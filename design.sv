==> flow/design.v <==
module ALU_DESIGN #(parameter DW = 8, CW = 4)(INP_VALID,OPA,OPB,CIN,CLK,RST,CMD,CE,MODE,COUT,OFLOW,RES,G,E,L,ERR);
  input [DW-1:0] OPA,OPB;
  input CLK,RST,CE,MODE,CIN;
  input [CW-1:0] CMD;
  input [1:0] INP_VALID;
  output reg [DW+1:0] RES = 9'bz;
  output reg COUT = 1'bz;
  output reg OFLOW = 1'bz;
  output reg G = 1'bz;
  output reg E = 1'bz;
  output reg L = 1'bz;
  output reg ERR = 1'bz;
  reg [DW-1:0] OPA_1, OPB_1;
  reg [DW-1:0] oprd1, oprd2;
  reg [3:0] CMD_tmp;
  reg [DW-1:0] AU_out_tmp1,AU_out_tmp2 ;
  reg [4:0] wait_counter;
  reg oprd1_valid, oprd2_valid;
  always @ (posedge CLK) begin
      if(RST) begin
        oprd1<=0;
        oprd2<=0;
        CMD_tmp<=0;
        wait_counter<=0;
        oprd1_valid<=0;
        oprd2_valid<=0;
      end
      else if (INP_VALID==2'b01)  begin    
        oprd1<=OPA;
        CMD_tmp<=CMD;
        oprd1_valid<=1;
        wait_counter<=0;
        if(oprd2_valid && wait_counter >= 16) begin
          ERR <= 1'b1;
        end
      end
      else if (INP_VALID==2'b10)  begin    
        oprd2<=OPB;
        CMD_tmp<=CMD;
        oprd2_valid<=1;
        wait_counter<=0;
        if(oprd1_valid && wait_counter >= 16) begin
          ERR <= 1'b1;
        end
      end
      else if (INP_VALID==2'b11)  begin    
        oprd1<=OPA;
        oprd2<=OPB;
        CMD_tmp<=CMD;
        oprd1_valid<=1;
        oprd2_valid<=1;
        wait_counter<=0;
      end
      else begin    
        if((oprd1_valid && !oprd2_valid) || (!oprd1_valid && oprd2_valid)) begin
          if(wait_counter < 16) begin
            wait_counter <= wait_counter + 1;
          end else begin
            wait_counter <= 16;
          end
        end
      end
    end
    always@(posedge CLK)
      begin
       if(CE)                   
        begin
         if(RST)                
          begin
            RES=9'bzzzzzzzzz;
            COUT=1'bz;
            OFLOW=1'bz;
            G=1'bz;
            E=1'bz;
            L=1'bz;
            ERR=1'bz;
            AU_out_tmp1=0;
            AU_out_tmp2=0;
          end
         else if(MODE && oprd1_valid && oprd2_valid)          
         begin
           RES=9'bzzzzzzzzz;
           COUT=1'bz;
           OFLOW=1'bz;
           G=1'bz;
           E=1'bz;
           L=1'bz;
           ERR=1'bz;
          case(CMD_tmp)             
    4'b0000:  begin
      		  COUT=1'b0;
              RES=oprd1+oprd2;
      COUT=(RES[DW+1]==1'b1)?1:0;
            end
      4'b0001 :                begin
             OFLOW=(oprd1<oprd2)?1:0;
             RES=oprd1-oprd2;
            end
           4'h2:            
            begin
             RES=oprd1+oprd2+CIN;
             COUT=RES[8]?1:0;
            end
           4'b0011:             
           begin
            OFLOW=(oprd1<oprd2)?1:0;
            RES=oprd1-oprd2-CIN;
           end
           4'b0100:RES=oprd1;    
           4'b0101:RES=oprd1-1;    
           4'b0110:RES=oprd2-1;    
           4'b0111:RES=oprd2+1;    
           4'b1000:              
           begin
            RES=9'bzzzzzzzzz;
            if(oprd1==oprd2)
             begin
               E=1'b1;
               G=1'bz;
               L=1'bz;
             end
            else if(oprd1>oprd2)
             begin
               E=1'bz;
               G=1'b1;
               L=1'bz;
             end
            else 
             begin
               E=1'bz;
               G=1'bz;
               L=1'b1;
             end
           end
	   4'b1001: begin   
                    AU_out_tmp1 <= oprd1 + 1;
                    AU_out_tmp2 <= oprd2 + 1;
                    RES <=AU_out_tmp1 * AU_out_tmp2;
                  end
           4'b1010: begin   
                    AU_out_tmp1 <= oprd1 << 1;
                    AU_out_tmp2 <= oprd2;
                    RES <=AU_out_tmp1 - AU_out_tmp2; 
                  end
           default:   
            begin
            RES=9'bzzzzzzzzz;
            COUT=1'bz;
            OFLOW=1'bz;
            G=1'bz;
            E=1'bz;
            L=1'bz;
            ERR=1'bz;
           end
          endcase
         end
        else if(!MODE && oprd1_valid && oprd2_valid)          
        begin 
           RES=9'bzzzzzzzzz;
           COUT=1'bz;
           OFLOW=1'bz;
           G=1'bz;
           E=1'bz;
           L=1'bz;
           ERR=1'bz;
           case(CMD_tmp)    
             4'b0000:RES={1'b0,oprd1&oprd2};     
             4'b0001:RES={1'b0,~(oprd1&oprd2)};  
             4'b0010:RES={1'b0,oprd1&&oprd2};     
             4'b0011:RES={1'b0,~(oprd1|oprd2)};  
             4'b0100:RES={1'b0,oprd1^oprd2};     
             4'b0101:RES={1'b0,~(oprd1^oprd2)};  
             4'b0110:RES={1'b0,~oprd1};        
             4'b0111:RES={1'b0,~oprd2};        
             4'b1000:RES={1'b0,oprd1};      
             4'b1001:RES={1'b0,oprd1<<1};      
             4'b1010:RES={1'b0,oprd2<<1};      
             4'b1011:RES={1'b0,oprd2<<1};     
             4'b1100:                        
             begin
               if(oprd2[0])
                 OPA_1 = {oprd1[6:0], oprd1[7]};
               else
                 OPA_1 = oprd1;
               if(oprd2[1])
                 OPB_1 =  {OPA_1[5:0], OPA_1[7:6]}; 
               else
                 OPB_1= OPA_1;
               if(oprd2[2])
                 RES =  {OPB_1[3:0], OPB_1[7:4]} ;
               else
                 RES = OPB_1;
               if(oprd2[4] | oprd2[5] | oprd2[6] | oprd2[7])
                 ERR=1'b1;
             end
             4'b1101:                        
             begin
               if(oprd2[0])
                 OPA_1 = {oprd1[0], oprd1[7:1]};
               else
                 OPA_1 = oprd1;
               if(oprd2[1])
                 OPB_1 =  {OPA_1[1:0], OPA_1[7:2]}; 
               else
                 OPB_1= OPA_1;
               if(oprd2[2])
                 RES =  {OPB_1[3:0], OPB_1[7:4]} ;
               else
                 RES = OPB_1;
               if(oprd2[4] | oprd2[5] | oprd2[6] | oprd2[7])
                 ERR=1'b0;
             end
             default:   
               begin
               RES=9'bzzzzzzzzz;
               COUT=1'bz;
               OFLOW=1'bz;
               G=1'bz;
               E=1'bz;
               L=1'bz;
               ERR=1'bz;
               end
          endcase
     end
    end
   end
endmodule
=== Step by step through the tools: ALU_DESIGN ===
What the tools print for ALU_DESIGN, step after step.
Line numbers count from 1 in the design file above.
Cell names lack the library's common part.
Not given: -

* Design top: ALU_DESIGN
* Clock: CLK
* Cell library: sky130hd
* Library corner: tt_025C_1v80

=== Word level ===
Source: Yosys, flattened and elaborated, memories not mapped. Widths are those after wreduce. Registers that Yosys merges into a memory's read port (data or address) are not register bits. Print and check cells do not count. Equal cells are merged and count once.

* Flip-flop bits (word level): 60
* Input port bits: 27
* Output and inout port bits: 16

* $add $sub $neg: 10
* Multiply operators: 1
* $lt $le $gt $ge: 4
* Eq/ne operators: 19
* Mux-type cells: 62
* Bitwise logic cells: 13
* Reductions and logical operators: 27

{| class="wikitable"
|+ Operators with widths
! cell !! number
|-
| parallel mux 9 bit (select 13 bit) || 1
|-
| 2-to-1 mux 8 bit || 13
|-
| parallel mux 10 bit (select 10 bit) || 1
|-
| multiplier 8 x 8 -> 10 bit || 1
|-
| inverter 8 bit || 5
|-
| 2-to-1 mux 1 bit || 36
|-
| parallel mux 8 bit (select 2 bit) || 2
|-
| == test 4 bit with constant B || 6
|-
| 2-to-1 mux 10 bit || 2
|-
| subtractor 8 x 1 -> 9 bit with constant B || 2
|-
| subtractor 8 x 8 -> 9 bit || 2
|-
| == test 4 x 3 -> 1 bit with constant B || 4
|-
| 2-to-1 mux 4 bit || 3
|-
| subtractor 10 x 1 -> 10 bit || 1
|-
| adder 9 x 1 -> 10 bit || 1
|-
| adder 8 x 1 -> 9 bit with constant B || 1
|-
| adder 8 x 8 -> 9 bit || 1
|-
| 2-to-1 mux 9 bit || 1
|-
| logical AND 1 bit || 8
|-
| nonzero test 2 bit || 4
|-
| == test 4 x 2 -> 1 bit with constant B || 2
|-
| adder 8 x 1 -> 8 bit with constant B || 1
|-
| greater-than comparator 8 bit || 1
|-
| less-than comparator 8 bit || 1
|-
| == test 8 bit || 1
|-
| AND 8 bit || 1
|-
| OR 8 bit || 1
|-
| bitwise XOR 8 bit || 1
|}

Other operator kinds: 21; their cells: 32.

=== Logic depth ===
Yosys ltp: most cells in a row. Word level: on the elaborated netlist, between registers, memories and ports. Mapped: between sequential cells and ports; inverters and the memories' decode and read muxes count.

* Word-level depth: 8
* ABC_AREA: 0
* Gate-level depth with buffers: 18
* Depth with buffers taken out: 18

=== Mapped cells and area ===
The flow's flattened synthesis, as Yosys stat reports it; memories are mapped. The netlist is that of the ABC_AREA named above (0 if unset); the other value can give another one.
Totals and module areas in this step are rounded.

* Standard cells after synthesis: 933
* Synthesis area: 7410 sq um
* Sequential area: 1281 sq um
* Flip-flop cells: 50

{| class="wikitable"
|+ Cell types
! type !! number !! area in all (sq um)
|-
| edfxtp_1 || 28 || 840.806
|-
| ha_1 || 66 || 825.792
|-
| fa_1 || 26 || 520.499
|-
| dfxtp_1 || 22 || 440.422
|-
| nor2_1 || 107 || 401.635
|-
| xnor2_1 || 39 || 341.578
|-
| mux2i_1 || 34 || 340.326
|-
| a21oi_1 || 55 || 275.264
|-
| inv_1 || 71 || 266.506
|-
| nand2_1 || 67 || 251.491
|-
| o21ai_0 || 35 || 175.168
|-
| a211oi_1 || 20 || 150.144
|-
| and2_1 || 24 || 150.144
|-
| clkbuf_1 || 34 || 127.622
|-
| o22ai_1 || 19 || 118.864
|-
| nand3_1 || 23 || 115.11
|-
| a221oi_1 || 10 || 87.584
|-
| xor2_1 || 9 || 78.826
|}

Other cell types: 69; their cells: 244.

=== Timing after synthesis ===
Source: OpenSTA report_checks on the synthesized netlist (no wires, ideal clock, input and output delay 20% of the period each), path of least setup slack; recovery checks are left aside. Register names are those of the netlist, which keeps one name where synthesis merged equal registers.

* Kind: register to register
* Start point: register AU_out_tmp1[1]
* End point: register RES[7]
* Clock period: 4.83 ns
* Arrival: 4.024 ns
* Slack: 0.530 ns
* Delay of the path: 4.300 ns
* Driving pins on the path: 16
* Buffers on the path: 0
* Period reached after synthesis: 4.3 ns

"delay of the path" = arrival - input delay + setup time.
"driving pins on the path" counts driving pins, that of a launching flip-flop among them; a cell with two outputs on the path counts twice.
"period reached after synthesis" is the clock period less the worst setup slack; recovery checks do not enter. This is arithmetic on one report: input and output delays are still those of the set period (20% each).
The rows between start and end are the longest chain of elaborated cells between them; the timing report does not say that the signal goes this way. Where chains are equally long, one stands for them.
Each line given opens the expression or statement behind the cell; cells for indexed reads and writes are added by Yosys, which also makes memories of some case tables.
At most two assigning lines are given for a register; there are more.

* Path through: edfxtp_1 inv_1 nor2_1 fa_1 fa_1 inv_1 fa_1 fa_1 inv_1 ha_1 a21oi_1 xnor2_1 a22oi_1 o211ai_1 a2111oi_2 o221ai_1
* Cells in the longest elaborated chain: 4
* Elaborated cells between the ends (all ways): 5
* Classes of those cells: 1 x add/sub; 1 x mul; 3 x mux

{| class="wikitable"
|+ RTL lines, path after synthesis
! item !! line !! text
|-
| from (decl) || 16 || <nowiki>reg [DW-1:0] AU_out_tmp1,AU_out_tmp2 ;</nowiki>
|-
| from (assign) || 136 || <nowiki>AU_out_tmp1 <= oprd1 + 1;</nowiki>
|-
| from (assign) || 141 || <nowiki>AU_out_tmp1 <= oprd1 << 1;</nowiki>
|-
| multiplier 8 x 8 -> 10 bit || 138 || <nowiki>RES <=AU_out_tmp1 * AU_out_tmp2;</nowiki>
|-
| parallel mux 10 bit (select 10 bit) || 89 || <nowiki>case(CMD_tmp)</nowiki>
|-
| 2-to-1 mux 10 bit || 80 || <nowiki>else if(MODE && oprd1_valid && oprd2_valid)</nowiki>
|-
| 2-to-1 mux 9 bit || 68 || <nowiki>if(RST)</nowiki>
|-
| to (assign) || 92 || <nowiki>RES=oprd1+oprd2;</nowiki>
|-
| to (assign) || 97 || <nowiki>RES=oprd1-oprd2;</nowiki>
|-
| to (decl) || 6 || <nowiki>output reg [DW+1:0] RES = 9'bz;</nowiki>
|}

=== Worst path after layout ===
From the final timing report of flow run 1: the path of least setup slack in the routed layout; clock arrival at registers is part of the times.

* Kind: register to register
* Start point: register AU_out_tmp1[4]
* End point: register RES[9]
* Clock period: 3.97 ns
* Arrival: 4.35 ns
* Slack: -0.26 ns
* Driving pins on the path: 17
* Buffers on the path: 0

The rows between start and end are the longest chain of elaborated cells between them; the timing report does not say that the signal goes this way. Where chains are equally long, one stands for them.
At most two assigning lines are given for a register; there are more.

* Path through: edfxtp_1 and2_1 fa_1 inv_1 fa_1 inv_2 fa_1 inv_1 fa_1 inv_2 ha_4 inv_1 o21bai_1 a21oi_1 xnor2_1 a21oi_2 a311oi_2
* Cells in the longest elaborated chain: 3
* Elaborated cells between the ends (all ways): 4
* Classes of those cells: 1 x add/sub; 1 x mul; 2 x mux

{| class="wikitable"
|+ RTL lines, path after layout
! item !! line !! text
|-
| from (decl) || 16 || <nowiki>reg [DW-1:0] AU_out_tmp1,AU_out_tmp2 ;</nowiki>
|-
| from (assign) || 136 || <nowiki>AU_out_tmp1 <= oprd1 + 1;</nowiki>
|-
| from (assign) || 141 || <nowiki>AU_out_tmp1 <= oprd1 << 1;</nowiki>
|-
| multiplier 8 x 8 -> 10 bit || 138 || <nowiki>RES <=AU_out_tmp1 * AU_out_tmp2;</nowiki>
|-
| parallel mux 10 bit (select 10 bit) || 89 || <nowiki>case(CMD_tmp)</nowiki>
|-
| 2-to-1 mux 10 bit || 80 || <nowiki>else if(MODE && oprd1_valid && oprd2_valid)</nowiki>
|-
| to (assign) || 92 || <nowiki>RES=oprd1+oprd2;</nowiki>
|-
| to (assign) || 97 || <nowiki>RES=oprd1-oprd2;</nowiki>
|-
| to (decl) || 6 || <nowiki>output reg [DW+1:0] RES = 9'bz;</nowiki>
|}

Subject: flow runs of ALU_DESIGN

Hi,

Settings and measured results of 2 stored flow runs for module ALU_DESIGN (sky130hd), not sorted in any way. The constraints put input and output delay at 20% of the set period each and load the outputs with 0.01 pF.
"achieved clock period" is the run's clock period less its worst setup slack. It is reckoned from that one timing run; input and output delays stay at 20% of the period that was set.
By "worst setup path time" is meant the share of the clock period that the worst setup path is allowed (20% is reserved at inputs, 20% at outputs), minus its slack. Clock arrival times at its registers enter into it.
"power" rests on the timing tool's default activity at the inputs, not on a simulated workload.
Measured values are rounded.

Flow run 1
==> flow/run.sh <==
#!/bin/bash
# the make line also repeats the synthesis and layout settings of config.mk as NAME=value (left out here)
make -C /OpenROAD-flow-scripts/flow DESIGN_CONFIG=/design/flow/config.mk WORK_HOME=/design/flow/orfs CLKGATE_MAP_FILE= finish
==> flow/config.mk <==
export PLATFORM = sky130hd
export DESIGN_NAME = ALU_DESIGN
export DESIGN_NICKNAME = ALU_DESIGN
export VERILOG_FILES = /design/flow/design.v
export SDC_FILE = /design/flow/constraint.sdc
export NUM_CORES = 4
export LEC_CHECK = 0
export ABC_AREA = 0
export CAP_MARGIN = 20
export CELL_PAD_IN_SITES_DETAIL_PLACEMENT = 1
export CORE_MARGIN = 3
export CORE_UTILIZATION = 42
export CTS_CLUSTER_DIAMETER = 202
export GPL_ROUTABILITY_DRIVEN = 1
export MAX_ROUTING_LAYER = met4
export MIN_ROUTING_LAYER = met1
export PLACE_DENSITY_LB_ADDON = 0.0
export SLEW_MARGIN = 35
==> flow/constraint.sdc <==
create_clock -name core_clock -period 3.97 [get_ports {CLK}]
set_input_delay 0.7940 -clock core_clock [delete_from_list [all_inputs] [get_ports {CLK}]]
set_output_delay 0.7940 -clock core_clock [all_outputs]
set_load 0.01 [all_outputs]

==> results of flow run 1 <==
chip area after synthesis (Yosys): 7410 sq um
die area: 19270 sq um
standard-cell area of the final layout: 8657 sq um
utilization: 51.1 %
worst setup slack after layout: -0.262 ns
total negative slack: -0.830 ns
worst hold slack: 0.534 ns
power: 2322 uW
achieved clock period: 4.232 ns
worst setup path time: 4.23 ns
worst setup path kind: register to register

Flow run 2
==> flow/run.sh <==
#!/bin/bash
# the make line also repeats the synthesis and layout settings of config.mk as NAME=value (left out here)
make -C /OpenROAD-flow-scripts/flow DESIGN_CONFIG=/design/flow/config.mk WORK_HOME=/design/flow/orfs CLKGATE_MAP_FILE= finish
==> flow/config.mk <==
export PLATFORM = sky130hd
export DESIGN_NAME = ALU_DESIGN
export DESIGN_NICKNAME = ALU_DESIGN
export VERILOG_FILES = /design/flow/design.v
export SDC_FILE = /design/flow/constraint.sdc
export NUM_CORES = 4
export LEC_CHECK = 0
export ABC_AREA = 0
export CAP_MARGIN = 20
export CELL_PAD_IN_SITES_DETAIL_PLACEMENT = 0
export CELL_PAD_IN_SITES_GLOBAL_PLACEMENT = 0
export CORE_MARGIN = 2
export CORE_UTILIZATION = 62
export CTS_CLUSTER_SIZE = 26
export GPL_TIMING_DRIVEN = 0
export MAX_ROUTING_LAYER = met5
export PLACE_DENSITY_LB_ADDON = 0.26
export SLEW_MARGIN = 10
export TNS_END_PERCENT = 20
==> flow/constraint.sdc <==
create_clock -name core_clock -period 7.33 [get_ports {CLK}]
set_input_delay 1.4660 -clock core_clock [delete_from_list [all_inputs] [get_ports {CLK}]]
set_output_delay 1.4660 -clock core_clock [all_outputs]
set_load 0.01 [all_outputs]

==> results of flow run 2 <==
chip area after synthesis (Yosys): 7410 sq um
die area: 12840 sq um
standard-cell area of the final layout: 8165 sq um
utilization: 70.6 %
worst setup slack after layout: 2.434 ns
total negative slack: 0.000 ns
worst hold slack: 0.535 ns
power: 1193 uW
achieved clock period: 4.896 ns
worst setup path time: 4.90 ns
worst setup path kind: register to register

Regards
